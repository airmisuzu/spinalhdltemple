==> flow/design.v <==
module Dut (
      input  [7:0] io_a,
      input  [7:0] io_b,
      input  [7:0] io_c,
      output [7:0] io_result,
      input   clk,
      input   reset);
  wire [7:0] _zz_2_;
  reg [7:0] _zz_1_;
  assign _zz_2_ = (io_a + io_b);
  assign io_result = _zz_1_;
  always @ (posedge clk or posedge reset) begin
    if (reset) begin
      _zz_1_ <= (8'b00000000);
    end else begin
      _zz_1_ <= (_zz_2_ - io_c);
    end
  end
endmodule
== From RTL to reports: Dut ==
Tool output for the design above, in the order of the flow.
Lines are those of the file above, counted from 1.
Library cell names are shortened.
A cell with -- has no value.

* Design top: Dut
* Clock port: clk
* Cell library: sky130hd
* Timing corner: tt_025C_1v80

== Word level ==
Source: Yosys, flattened and elaborated, memories not mapped. Widths are those after wreduce; folded enables and synchronous resets count as part of the registers. Registers that Yosys merges into a memory's read port (data or address) are not register bits. Print and check cells do not count. Equal cells are merged and count once.

* Memories kept: 0
* Word width x clocked read ports: 0
* Memory bits (read-only): 0
* Input bits: 26
* Register bits: 8
* Output and inout port bits: 8
* Elaborated cells: 3
* Memory bits (writable): 0
* Latch bits: 0

* Bitwise operators: 0
* Multiply operators: 0
* $add $sub $neg: 2
* Eq/ne operators: 0
* Reduce/logical cells: 0
* Shift-type cells: 0
* Divide/modulo/power cells: 0
* Multiplexer cells: 0
* Magnitude comparators: 0

{| class="wikitable"
|+ Operator list
! kind !! number
|-
| adder 8 bit || 1
|-
| subtractor 8 bit || 1
|}

== Depth ==
Yosys ltp: most cells in a row. Word level: on the elaborated netlist, between registers, memories and ports. Mapped: between sequential cells and ports; inverters and the memories' decode and read muxes count.

* Depth in word-level cells: 2
* ABC_AREA: 0
* Depth in mapped cells: 9
* Depth with buffers taken out: 9

== Mapped cells and area ==
The flow's flattened synthesis, as Yosys stat reports it; memories are mapped. The netlist is that of the ABC_AREA named above (0 if unset); the other value can give another one.

* Area of sequential cells: 200.2 µm²
* Cell area after synthesis: 729.4 µm²
* Buffer cells: 0
* Flip-flops: 8
* Cell count: 75

{| class="wikitable"
|+ Cells by type
! cell type !! number !! area in all (µm²)
|-
| dfrtp_1 || 8 || 200.192
|-
| fa_1 || 7 || 140.134
|-
| inv_1 || 28 || 105.101
|-
| ha_1 || 8 || 100.096
|-
| xnor2_1 || 7 || 61.309
|-
| a21oi_2 || 3 || 26.275
|-
| xor2_1 || 2 || 17.517
|-
| o211ai_2 || 1 || 12.512
|-
| o31ai_2 || 1 || 12.512
|-
| a21oi_1 || 2 || 10.01
|-
| a21o_1 || 1 || 7.507
|-
| nand2_1 || 2 || 7.507
|-
| o21a_1 || 1 || 7.507
|-
| nand2_2 || 1 || 6.256
|-
| nor2b_1 || 1 || 6.256
|-
| o21ai_1 || 1 || 5.005
|-
| nor2_1 || 1 || 3.754
|}

== Worst setup path after synthesis ==
Path of least setup slack by OpenSTA after synthesis, without wires, with an ideal clock, recovery checks aside; 20% of the period is set as input and as output delay. Where synthesis merged equal registers, the netlist keeps one of their names.

* Path type: input port to flip-flop
* Start: in io_a[1]
* End: reg _zz_1_[6]
* Clock period: 2.44 ns
* Path slack: 0.254 ns
* Data required time: 2.360 ns
* Delay of the path: 1.698 ns
* Driving pins on the path: 8
* Path buffers: 0
* Arrival: 2.106 ns
* Setup time: 0.080 ns
* Input delay: 0.488 ns
* Launch time at the first pin: 0.488 ns
* Synthesis period reached: 2.186 ns

"delay of the path" is the arrival time less input delay plus setup time.
"driving pins on the path" counts driving pins, that of a launching flip-flop among them; a cell with two outputs on the path counts twice.
"synthesis period reached" = period - worst setup slack (recovery checks aside). The figure is calculated, with input and output delays left at 20% of the set period.
The rows between start and end are the longest chain of elaborated cells between them; the timing report does not say that the signal goes this way. Where chains are equally long, one stands for them.
Each line given opens the expression or statement behind the cell; cells for indexed reads and writes are added by Yosys, which also makes memories of some case tables.

* Path through: inv_1 > fa_1 > inv_1 > fa_1 > a21oi_2 > o211ai_2 > a21oi_1 > xnor2_1
* Length of the longest elaborated chain: 2
* Elaborated cells between the ends (all ways): 2
* RTL lines with such cells: 2
* Classes of those cells: 2 x add/sub

{| class="wikitable"
|+ Ends and longest elaborated chain, after synthesis
! element !! line !! source
|-
| start: declaration || 2 || <nowiki>input  [7:0] io_a,</nowiki>
|-
| adder 8 bit || 10 || <nowiki>assign _zz_2_ = (io_a + io_b);</nowiki>
|-
| subtractor 8 bit || 16 || <nowiki>_zz_1_ <= (_zz_2_ - io_c);</nowiki>
|-
| end: assignment || 14 || <nowiki>_zz_1_ <= (8'b00000000);</nowiki>
|-
| end: assignment || 16 ||
|-
| end: declaration || 9 || <nowiki>reg [7:0] _zz_1_;</nowiki>
|}

== Path in the finished layout ==
Path of least setup slack in the final report of flow run A (OpenROAD, finished layout, wires in). Where an end is a register, its clock arrival counts in the times.

* Path type: input port to flip-flop
* Start: in io_c[0]
* End: reg _zz_1_[6]
* Arrival: 2.07 ns
* Driving pins on the path: 9
* Input delay: 0.49 ns
* Path slack: 0.56 ns
* Path buffers: 1
* Clock period: 2.46 ns
* Setup time: 0.07 ns
* Launch time at the first pin: 0.49 ns
* Data required time: 2.63 ns

The rows between start and end are the longest chain of elaborated cells between them; the timing report does not say that the signal goes this way. Where chains are equally long, one stands for them.

* Path through: clkdlybuf4s15_1 > ha_1 > inv_2 > ha_4 > fa_2 > a21oi_4 > o211ai_2 > a21oi_2 > xnor2_1
* Length of the longest elaborated chain: 1
* Elaborated cells between the ends (all ways): 1
* RTL lines with such cells: 1
* Classes of those cells: 1 x add/sub

{| class="wikitable"
|+ Ends and longest elaborated chain, post-layout
! element !! line !! source
|-
| start: declaration || 4 || <nowiki>input  [7:0] io_c,</nowiki>
|-
| subtractor 8 bit || 16 || <nowiki>_zz_1_ <= (_zz_2_ - io_c);</nowiki>
|-
| end: assignment || 14 || <nowiki>_zz_1_ <= (8'b00000000);</nowiki>
|-
| end: assignment || 16 ||
|-
| end: declaration || 9 || <nowiki>reg [7:0] _zz_1_;</nowiki>
|}

Ticket comment

Top module Dut; platform sky130hd; tools Yosys and OpenROAD; 2 stored runs in no particular order. Input and output delays are each 20% of the period that was set; the output load is 0.01 pF.
"achieved clock period": clock period set for the run, less the worst setup slack. It is reckoned from that one timing run; input and output delays stay at 20% of the period that was set.
By "worst setup path time" is meant the share of the clock period that the worst setup path is allowed (20% is reserved at inputs, 20% at outputs), minus its slack. Clock arrival times at its registers enter into it.

Flow run A
==> flow/run.sh <==
#!/bin/bash
# the make line also repeats the synthesis and layout settings of config.mk as NAME=value (left out here)
make -C /OpenROAD-flow-scripts/flow DESIGN_CONFIG=/design/flow/config.mk WORK_HOME=/design/flow/orfs CLKGATE_MAP_FILE= finish
==> flow/config.mk <==
export PLATFORM = sky130hd
export DESIGN_NAME = Dut
export DESIGN_NICKNAME = Dut
export VERILOG_FILES = /design/flow/design.v
export SDC_FILE = /design/flow/constraint.sdc
export NUM_CORES = 4
export LEC_CHECK = 0
export CAP_MARGIN = 20
export CORE_MARGIN = 2
export CORE_UTILIZATION = 40
export SETUP_SLACK_MARGIN = 0.5
export SLEW_MARGIN = 20
==> flow/constraint.sdc <==
create_clock -name core_clock -period 2.46 [get_ports {clk}]
set_input_delay 0.4920 -clock core_clock [delete_from_list [all_inputs] [get_ports {clk}]]
set_output_delay 0.4920 -clock core_clock [all_outputs]
set_load 0.01 [all_outputs]

==> results of flow run A <==
chip area after synthesis (Yosys): 729.4 µm²
die area: 2,181.4 µm²
utilization: 0.722
worst setup slack after layout: 0.560 ns
total negative slack: 0.000 ns
achieved clock period: 1.900 ns
worst setup path time: 1.41 ns
worst setup path kind: input port to flip-flop

Flow run B
==> flow/run.sh <==
#!/bin/bash
# the make line also repeats the synthesis and layout settings of config.mk as NAME=value (left out here)
make -C /OpenROAD-flow-scripts/flow DESIGN_CONFIG=/design/flow/config.mk WORK_HOME=/design/flow/orfs CLKGATE_MAP_FILE= finish
==> flow/config.mk <==
export PLATFORM = sky130hd
export DESIGN_NAME = Dut
export DESIGN_NICKNAME = Dut
export VERILOG_FILES = /design/flow/design.v
export SDC_FILE = /design/flow/constraint.sdc
export NUM_CORES = 4
export LEC_CHECK = 0
export ABC_AREA = 0
export CAP_MARGIN = 20
export CELL_PAD_IN_SITES_GLOBAL_PLACEMENT = 0
export CORE_ASPECT_RATIO = 1.76
export CORE_MARGIN = 2
export CORE_UTILIZATION = 15
export CTS_CLUSTER_SIZE = 57
export MAX_ROUTING_LAYER = met5
export PLACE_DENSITY_LB_ADDON = 0.1
export SLEW_MARGIN = 0
export TNS_END_PERCENT = 90
==> flow/constraint.sdc <==
create_clock -name core_clock -period 4.24 [get_ports {clk}]
set_input_delay 0.8480 -clock core_clock [delete_from_list [all_inputs] [get_ports {clk}]]
set_output_delay 0.8480 -clock core_clock [all_outputs]
set_load 0.01 [all_outputs]

==> results of flow run B <==
chip area after synthesis (Yosys): 729.4 µm²
die area: 5,459.4 µm²
utilization: 0.25
worst setup slack after layout: 1.381 ns
total negative slack: 0.000 ns
achieved clock period: 2.859 ns
worst setup path time: 2.01 ns
worst setup path kind: input port to flip-flop
